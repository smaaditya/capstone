==> flow/design.v <==
module load_store_unit(input clk_i,
                       input reset_i,
                       input [31:0] addr_i,
                       input [31:0] data_i,
                       input [1:0]  length_EX_i,
                       input        load_i,
                       input        wen_i,
                       input        misaligned_EX_i, misaligned_MEM_i,
                       input [31:0] read_data_i,
                       input [1:0]  length_MEM_i,
                       input [1:0]  addr_offset_i,
                       input [23:0] memout_WB_i,
                       output reg [31:0] data_o,
                       output     [31:0] addr_o,
                       output reg [3:0]  wmask_o,
                       output            misaligned_access_o,
                       output reg [31:0] memout_o);
wire addr_misaligned;
reg [31:0] addr_i_reg;
assign addr_misaligned     = (length_EX_i == 2'd2 && addr_i[1:0] != 2'd0) ? 1'b1
                           : (length_EX_i == 2'd1 && addr_i[1:0] == 2'd3) ? 1'b1
                           : 1'b0;
assign misaligned_access_o = (load_i | ~wen_i) & ~misaligned_EX_i & addr_misaligned;  
assign addr_o = misaligned_EX_i ? {addr_i_reg[31:2],2'b0} + 32'd4 : {addr_i[31:2],2'b0};
always @(posedge clk_i or negedge reset_i) 
begin
    if(!reset_i)
	    addr_i_reg <= 32'd0;
	else
	    addr_i_reg <= addr_i;	
end
always @(*)
begin
	if(!misaligned_EX_i)
	begin
		if(length_EX_i == 2'd0)
			wmask_o = 4'b1 << addr_i[1:0];
		else if(length_EX_i == 2'd1)
			wmask_o = 4'b11 << addr_i[1:0];
		else
			wmask_o = 4'b1111 << addr_i[1:0];
		data_o = data_i << 8*addr_i[1:0];
	end
	else
	begin
		if(length_EX_i == 2'd1)
		begin
			wmask_o = 4'b1;
			data_o = data_i >> 8;
		end
		else
		begin
			wmask_o = 4'b1111 >> (3'd4 - {1'b0,addr_i_reg[1:0]});
			data_o = data_i >> 8*(3'd4 - {1'b0,addr_i_reg[1:0]});
		end
	end
end
always @(*)
begin
	if(misaligned_MEM_i)
	begin
		if(length_MEM_i == 2'd2)  
		begin
			if(addr_offset_i == 2'd3)
				memout_o = {read_data_i[23:0],memout_WB_i[7:0]};
			else if(addr_offset_i == 2'd2)
				memout_o = {read_data_i[15:0],memout_WB_i[15:0]};
			else  
				memout_o = {read_data_i[7:0],memout_WB_i[23:0]};
		end
		else  
			memout_o = {16'b0,read_data_i[7:0],memout_WB_i[7:0]};
	end
	else
	begin
		if(length_MEM_i == 2'd2)  
		begin
			if(addr_offset_i == 2'd3)
				memout_o = {24'b0,read_data_i[31:24]};
			else if(addr_offset_i == 2'd2)
				memout_o = {16'b0,read_data_i[31:16]};
			else if(addr_offset_i == 2'd1)
				memout_o = {8'b0,read_data_i[31:8]};
			else
				memout_o = read_data_i;
		end
		else if(length_MEM_i == 2'd1)  
		begin
			if(addr_offset_i == 2'd3)
				memout_o = {24'b0,read_data_i[31:24]};
			else if(addr_offset_i == 2'd2)
				memout_o = {16'b0,read_data_i[31:16]};
			else if(addr_offset_i == 2'd1)
				memout_o = {16'b0,read_data_i[23:8]};
			else
				memout_o = {16'b0,read_data_i[15:0]};
		end
		else  
		begin
			if(addr_offset_i == 2'd3)
				memout_o = {24'b0,read_data_i[31:24]};
			else if(addr_offset_i == 2'd2)
				memout_o = {24'b0,read_data_i[23:16]};
			else if(addr_offset_i == 2'd1)
				memout_o = {24'b0,read_data_i[15:8]};
			else
				memout_o = {24'b0,read_data_i[7:0]};
		end
	end
end
endmodule
[Reports on load_store_unit]
Tool output for the design above, in the order of the flow.
Line numbers count from 1 in the design file above.
Operators carry their Yosys type and port widths (W data, S select, Z words).
Cell names lack the library's common part.
A cell with - has no value.
Design
  top: load_store_unit
  clock port: clk_i
  library: sky130hd
  library corner: tt_025C_1v80

[Word level]
Source: Yosys, flattened and elaborated, memories not mapped. Widths are those after wreduce; folded enables and synchronous resets count as part of the registers. Registers that Yosys merges into a memory's read port (data or address) are not register bits. Print and check cells do not count.
Storage and ports
  bits in read-only memories: 0
  memories: 0
  word width x clocked read ports: 0
  input bits: 132
  elaborated cells: 51
  register bits after elaboration: 32
  memory bits (writable): 0
  output and inout port bits: 101
  latch bits: 0
Cells by class
  reduce/logical cells: 4
  eq/ne operators: 8
  multipliers: 0
  div/mod/pow operators: 0
  bitwise operators: 5
  $lt $le $gt $ge: 0
  mux-type cells: 24
  add/subtract/negate cells: 3
  shifts and indexed selects: 6
Operators with widths (count)
  $mux W32: 11
  $mux W16: 4
  $add A32 B3 Y32 const B: 1
  $shr A32 B32 Y32: 1
  $shl A32 B5 Y32: 1
  $mux W8: 3
  $mux W4: 4
  $eq A2 B2 Y1 const B: 5
  $eq A2 B1 Y1 const B: 3
  $shl A1 B2 Y4 const A: 1
  $shl A2 B2 Y4 const A: 1
  $sub A3 B2 Y4 const A: 1
  $shl A4 B2 Y4 const A: 1
  $shr A4 B3 Y4 const A: 1
  $sub A3 B2 Y3 const A: 1
  $and A1 B1 Y1: 2
  $logic_and A1 B1 Y1: 2
  $not A1 Y1: 2
  $logic_not A2 Y1: 1
  $reduce_bool A2 Y1: 1
  $mux W1: 2
  $or A1 B1 Y1: 1

[Longest topological paths]
Depth = most cells in a row (Yosys ltp): at word level without a register or memory, in the mapped netlist without a sequential cell, where the memories' decode and read muxes count.
Depth
  word-level depth: 7
  ABC_AREA: 0
  gate-level depth with buffers: 10
  mapped depth without buffers: 6

[Netlist]
The flow's flattened synthesis, as Yosys stat reports it; memories are mapped. The netlist is that of the ABC_AREA named above (0 if unset); the other value can give another one.
Cells by type
  dfrtp_1: count 32, total area 800.768 µm²
  mux2i_1: count 64, total area 640.614 µm²
  o21ai_0: count 60, total area 300.288 µm²
  mux2_2: count 25, total area 281.52 µm²
  a22oi_1: count 32, total area 240.23 µm²
  nor2_1: count 61, total area 228.97 µm²
  a21oi_1: count 42, total area 210.202 µm²
  nand2_1: count 50, total area 187.68 µm²
  mux4_2: count 8, total area 180.173 µm²
  clkbuf_1: count 42, total area 157.651 µm²
  o22ai_1: count 18, total area 112.608 µm²
  a31oi_1: count 15, total area 93.84 µm²
  xnor2_1: count 10, total area 87.584 µm²
  nor2b_1: count 13, total area 81.328 µm²
  a32o_1: count 8, total area 80.077 µm²
  a211o_1: count 8, total area 70.067 µm²
  ha_1: count 5, total area 62.56 µm²
  nand4_1: count 10, total area 62.56 µm²
Not listed: further types 32, cells in them 100.
Synthesis totals
  synthesis area: 4528.1 µm²
  buffers: 58
  flip-flop cells: 32
  area of sequential cells: 800.8 µm²
  cells in the netlist: 603

[Timing after synthesis]
Path of least setup slack by OpenSTA after synthesis, without wires, with an ideal clock, recovery checks aside; 20% of the period is set as input and as output delay. Where synthesis merged equal registers, the netlist keeps one of their names.
Timing path post-synthesis
  path type: reg-to-output
  start: register addr_i_reg[0]
  end: output port data_o[22]
  path buffers: 3
  path delay: 2.879 ns
  launch time at the first pin: 0.000 ns
  path slack: 0.641 ns
  clock period: 4.4 ns
  driving pins on the path: 10
  arrival time: 2.879 ns
  data required time: 3.520 ns
  output delay: 0.880 ns
  period reached after synthesis: 3.759 ns
"path delay" = arrival - input delay + setup time.
A path that ends at an output port has no setup time.
"driving pins on the path" counts driving pins, that of a launching flip-flop among them; a cell with two outputs on the path counts twice.
"period reached after synthesis" is the clock period less the worst setup slack; recovery checks do not enter. This is arithmetic on one report: input and output delays are still those of the set period (20% each).
Between the ends stands the longest chain of elaborated cells between them, by number of cells; it is not shown to be the way that was timed. Of several equally long chains one is given.
A line is the first line of the expression or statement that the cell stems from. Yosys adds cells for indexed reads and writes and turns some case tables into memories.
On the way, post-synthesis
  path through: dfrtp_1 > clkbuf_1 > buf_2 > inv_1 > ha_1 > nor2_1 > nor4b_1 > clkbuf_1 > a22oi_1 > o21ai_0
  length of the longest elaborated chain: 4
  elaborated cells on any way between the ends: 4
  source lines of those cells: 3
  classes of those cells: add/sub (1); shift (1); mux (2)
RTL lines, path post-synthesis
  start, declared: RTL line 19  | reg [31:0] addr_i_reg;
  start, assigned: RTL line 28  | addr_i_reg <= 32'd0;
  start, assigned: RTL line 30  | addr_i_reg <= addr_i;
  $sub A3 B2 Y4: RTL line 54  | data_o = data_i >> 8*(3'd4 - {1'b0,addr_i_reg[1:0]});
  $shr A32 B32 Y32: RTL line 54
  $mux W32: RTL line 46  | if(length_EX_i == 2'd1)
  $mux W32: RTL line 34  | if(!misaligned_EX_i)
  end, declared: RTL line 13  | output reg [31:0] data_o,

[Timing after layout]
Path of least setup slack in the final report of run 1 (OpenROAD, finished layout, wires in). Where an end is a register, its clock arrival counts in the times.
Timing path post-layout
  path type: reg-to-output
  start: register addr_i_reg[18]
  end: output port addr_o[27]
  launch time at the first pin: 0.28 ns
  output delay: 0.70 ns
  driving pins on the path: 6
  arrival time: 2.49 ns
  clock period: 3.5 ns
  data required time: 2.80 ns
  path buffers: 1
  path slack: 0.31 ns
Between the ends stands the longest chain of elaborated cells between them, by number of cells; it is not shown to be the way that was timed. Of several equally long chains one is given.
On the way, post-layout
  path through: dfrtp_1 > nand4_1 > or4_4 > or4_1 > a31oi_1 > dlygate4sd1_1
  length of the longest elaborated chain: 2
  elaborated cells on any way between the ends: 2
  source lines of those cells: 1
  classes of those cells: add/sub (1); mux (1)
RTL lines, path post-layout
  start, declared: RTL line 19  | reg [31:0] addr_i_reg;
  start, assigned: RTL line 28  | addr_i_reg <= 32'd0;
  start, assigned: RTL line 30  | addr_i_reg <= addr_i;
  $add A32 B3 Y32: RTL line 24  | assign addr_o = misaligned_EX_i ? {addr_i_reg[31:2],2'b0} + 32'd4 : {addr_i[31:2],2'b0};
  $mux W32: RTL line 24
  end, declared: RTL line 14  | output     [31:0] addr_o,

Wiki page: load_store_unit / flow data

Below are 2 stored runs of the flow (Yosys, OpenROAD; platform sky130hd) on load_store_unit, each with its settings and what was measured, unordered. Constraints: input delay and output delay 20% of the set period each, output load 0.01 pF.
"achieved clock period (ns)" means the clock period less the worst setup slack. The figure is calculated, with input and output delays left at 20% of the set period.
"worst setup path time (ns)" is the time allowed to the run's worst setup path (the clock period less input and output delay, where it has them) less its slack. Clock arrival times count: a late capture clock shortens it, a late launch clock lengthens it.
"finish__power__total" is the tool's figure for a default switching activity; nothing was simulated.

Flow files of run 1
==> flow/run.sh <==
#!/bin/bash
# the make line also repeats the synthesis and layout settings of config.mk as NAME=value (left out here)
make -C /OpenROAD-flow-scripts/flow DESIGN_CONFIG=/design/flow/config.mk WORK_HOME=/design/flow/orfs CLKGATE_MAP_FILE= finish
==> flow/config.mk <==
export PLATFORM = sky130hd
export DESIGN_NAME = load_store_unit
export DESIGN_NICKNAME = load_store_unit
export VERILOG_FILES = /design/flow/design.v
export SDC_FILE = /design/flow/constraint.sdc
export NUM_CORES = 4
export LEC_CHECK = 0
export CAP_MARGIN = 20
export CORE_ASPECT_RATIO = 0.58
export CORE_MARGIN = 2
export CORE_UTILIZATION = 24
export GPL_ROUTABILITY_DRIVEN = 0
export GPL_TIMING_DRIVEN = 1
export MAX_ROUTING_LAYER = met5
export MIN_ROUTING_LAYER = met1
export PLACE_DENSITY = 0.7
export SETUP_SLACK_MARGIN = 0.32
export SLEW_MARGIN = 20
==> flow/constraint.sdc <==
create_clock -name core_clock -period 3.5 [get_ports {clk_i}]
set_input_delay 0.7000 -clock core_clock [delete_from_list [all_inputs] [get_ports {clk_i}]]
set_output_delay 0.7000 -clock core_clock [all_outputs]
set_load 0.01 [all_outputs]

report of run 1
yosys chip area after synthesis (um^2): 4528.1
finish__design__die__area: 20023.3
finish__design__instance__area__stdcell: 7666.1
finish__design__instance__utilization: 0.4124
finish__timing__setup__ws: 0.310
finish__timing__setup__tns: 0.000
finish__timing__hold__ws: 0.839
finish__power__total: 1.768e-03
achieved clock period (ns): 3.190
worst setup path time (ns): 2.49
worst setup path kind: reg-to-output

Flow files of run 2
==> flow/run.sh <==
#!/bin/bash
# the make line also repeats the synthesis and layout settings of config.mk as NAME=value (left out here)
make -C /OpenROAD-flow-scripts/flow DESIGN_CONFIG=/design/flow/config.mk WORK_HOME=/design/flow/orfs CLKGATE_MAP_FILE= finish
==> flow/config.mk <==
export PLATFORM = sky130hd
export DESIGN_NAME = load_store_unit
export DESIGN_NICKNAME = load_store_unit
export VERILOG_FILES = /design/flow/design.v
export SDC_FILE = /design/flow/constraint.sdc
export NUM_CORES = 4
export LEC_CHECK = 0
export ABC_AREA = 1
export CAP_MARGIN = 20
export CORE_MARGIN = 2
export CORE_UTILIZATION = 64
export GPL_ROUTABILITY_DRIVEN = 1
export PLACE_DENSITY_LB_ADDON = 0.12
export SLEW_MARGIN = 20
export TNS_END_PERCENT = 35
==> flow/constraint.sdc <==
create_clock -name core_clock -period 5.01 [get_ports {clk_i}]
set_input_delay 1.0020 -clock core_clock [delete_from_list [all_inputs] [get_ports {clk_i}]]
set_output_delay 1.0020 -clock core_clock [all_outputs]
set_load 0.01 [all_outputs]

report of run 2: did not finish, place, FLW-0024
